==> flow/design.v <==
module confreg(
    input             clk,
    input             reset,
	input             conf_wen,	
	input      [15:0] conf_wdata,
    output     [15:0] leds
);
reg[15:0] led_data;
wire write_led = conf_wen;
assign leds = led_data;
always @(posedge clk)
begin
    if(reset)
    begin
        led_data <= 16'h0;
    end
    else if(write_led)
    begin
        led_data <= conf_wdata;
    end
end
endmodule
### Reports on confreg

What the tools print for confreg, step after step.
Lines are those of the file above, counted from 1.
The mark n/a stands for no value.

| inputs | value |
|---|---|
| top module | confreg |
| clock port | clk |
| cell library | sky130hd |
| library corner | tt_025C_1v80 |

### Elaborated design

Counts by Yosys on the flattened word-level netlist (proc, flatten, opt, wreduce; memories kept). Register bits leave out memories and registers merged into their read ports (data or address); mux counts leave out enables and synchronous resets folded into registers. Print and check cells are left out. Cells with the same type and inputs are merged into one.

| bit counts | value |
|---|---|
| input bits | 19 |
| output and inout bits | 16 |
| word-level cells | 1 |
| register bits after elaboration | 16 |

### Logic depth

Longest topological path by Yosys (ltp), each cell counted once; first at word level (registers and memories cut), then after technology mapping (sequential cells cut; the memories' decode and read muxes count).

| depth | value |
|---|---|
| word-level depth | 0 |
| ABC_AREA | 0 |
| mapped depth | 4 |
| depth with buffers taken out | 2 |

### Mapped cells and area

Yosys stat after the flow's synthesis: flattened, memories mapped to cells. It holds for the ABC_AREA given above (unset counts as 0); a run with the other value may have another netlist.
Totals and module areas in this step are rounded.

| synthesis totals | value |
|---|---|
| sequential area | 0.00032 mm^2 |
| mapped flip-flops | 16 |
| buffer cells | 4 |
| synthesis area | 0.000581 mm^2 |
| standard cells after synthesis | 52 |

Cells by type:

| type | number | total area (um^2) |
|---|---|---|
| sky130_fd_sc_hd__dfxtp_1 | 16 | 320.307 |
| sky130_fd_sc_hd__mux2i_1 | 16 | 160.154 |
| sky130_fd_sc_hd__nor2_1 | 16 | 60.058 |
| sky130_fd_sc_hd__buf_12 | 1 | 20.019 |
| sky130_fd_sc_hd__buf_6 | 1 | 11.261 |
| sky130_fd_sc_hd__buf_2 | 1 | 5.005 |
| sky130_fd_sc_hd__buf_1 | 1 | 3.754 |

### Path before layout

Path of least setup slack by OpenSTA after synthesis, without wires, with an ideal clock, recovery checks aside; 20% of the period is set as input and as output delay. Where synthesis merged equal registers, the netlist keeps one of their names.

| timing path post-synthesis | value |
|---|---|
| path kind | input port to flip-flop |
| start | input conf_wen |
| end | register led_data[10] |
| path delay | 582 ps |
| data arrival time | 621 ps |
| setup time | 117 ps |
| external input delay | 156 ps |
| stages on the path | 4 |
| launch time at the first pin | 156 ps |
| path buffers | 2 |
| path slack | 40 ps |
| clock period | 778 ps |
| data required time | 661 ps |
| period reached after synthesis | 738 ps |

"path delay" = arrival - input delay + setup time.
"stages on the path": output pins that drive a net of the path, with the launching flip-flop's if there is one; two outputs of one cell count as two.
"period reached after synthesis" = period - worst setup slack (recovery checks aside). The figure is calculated, with input and output delays left at 20% of the set period.

| between the ends, post-synthesis | value |
|---|---|
| path through | sky130_fd_sc_hd__buf_6 > sky130_fd_sc_hd__buf_12 > sky130_fd_sc_hd__mux2i_1 > sky130_fd_sc_hd__nor2_1 |

RTL lines, path post-synthesis:

| what | RTL line | text |
|---|---|---|
| start, declared | 4 | `input conf_wen,` |
| end, assigned | 15 | `led_data <= 16'h0;` |
| end, assigned | 19 | `led_data <= conf_wdata;` |
| end, declared | 8 | `reg[15:0] led_data;` |

Chain of elaborated cells between the ends: none given.

FLOW RESULTS
============

confreg: 2 stored runs of the Yosys and OpenROAD flow on sky130hd. The settings differ; the order carries no meaning. The constraints put input and output delay at 20% of the set period each and load the outputs with 0.01 pF.
Among the settings, -- means not set for that run.

| run name | period_ns | CORE_UTILIZATION | SETUP_SLACK_MARGIN | PLACE_DENSITY_LB_ADDON | CORE_MARGIN | CELL_PAD_IN_SITES_GLOBAL_PLACEMENT | CELL_PAD_IN_SITES_DETAIL_PLACEMENT | ABC_AREA | CTS_CLUSTER_DIAMETER | CAP_MARGIN | SLEW_MARGIN | MAX_ROUTING_LAYER | TNS_END_PERCENT | GPL_ROUTABILITY_DRIVEN | CTS_CLUSTER_SIZE | MIN_ROUTING_LAYER |
|---|---|---|---|---|---|---|---|---|---|---|---|---|---|---|---|---|
| job 1 | 0.787 | 62 | 0.18 | 0.08 | 4 | 3 | 1 | 0 | 311 | 35 | 35 | met4 | -- | -- | -- | -- |
| job 2 | 0.722 | 54 | 0.14 | 0.02 | 6 | -- | 2 | -- | -- | 20 | 25 | -- | 25 | 1 | 28 | met1 |

Job 1: stopped before the end: floorplanning reported PDN-0185
Job 2: stopped before the end: placement reported FLW-0024
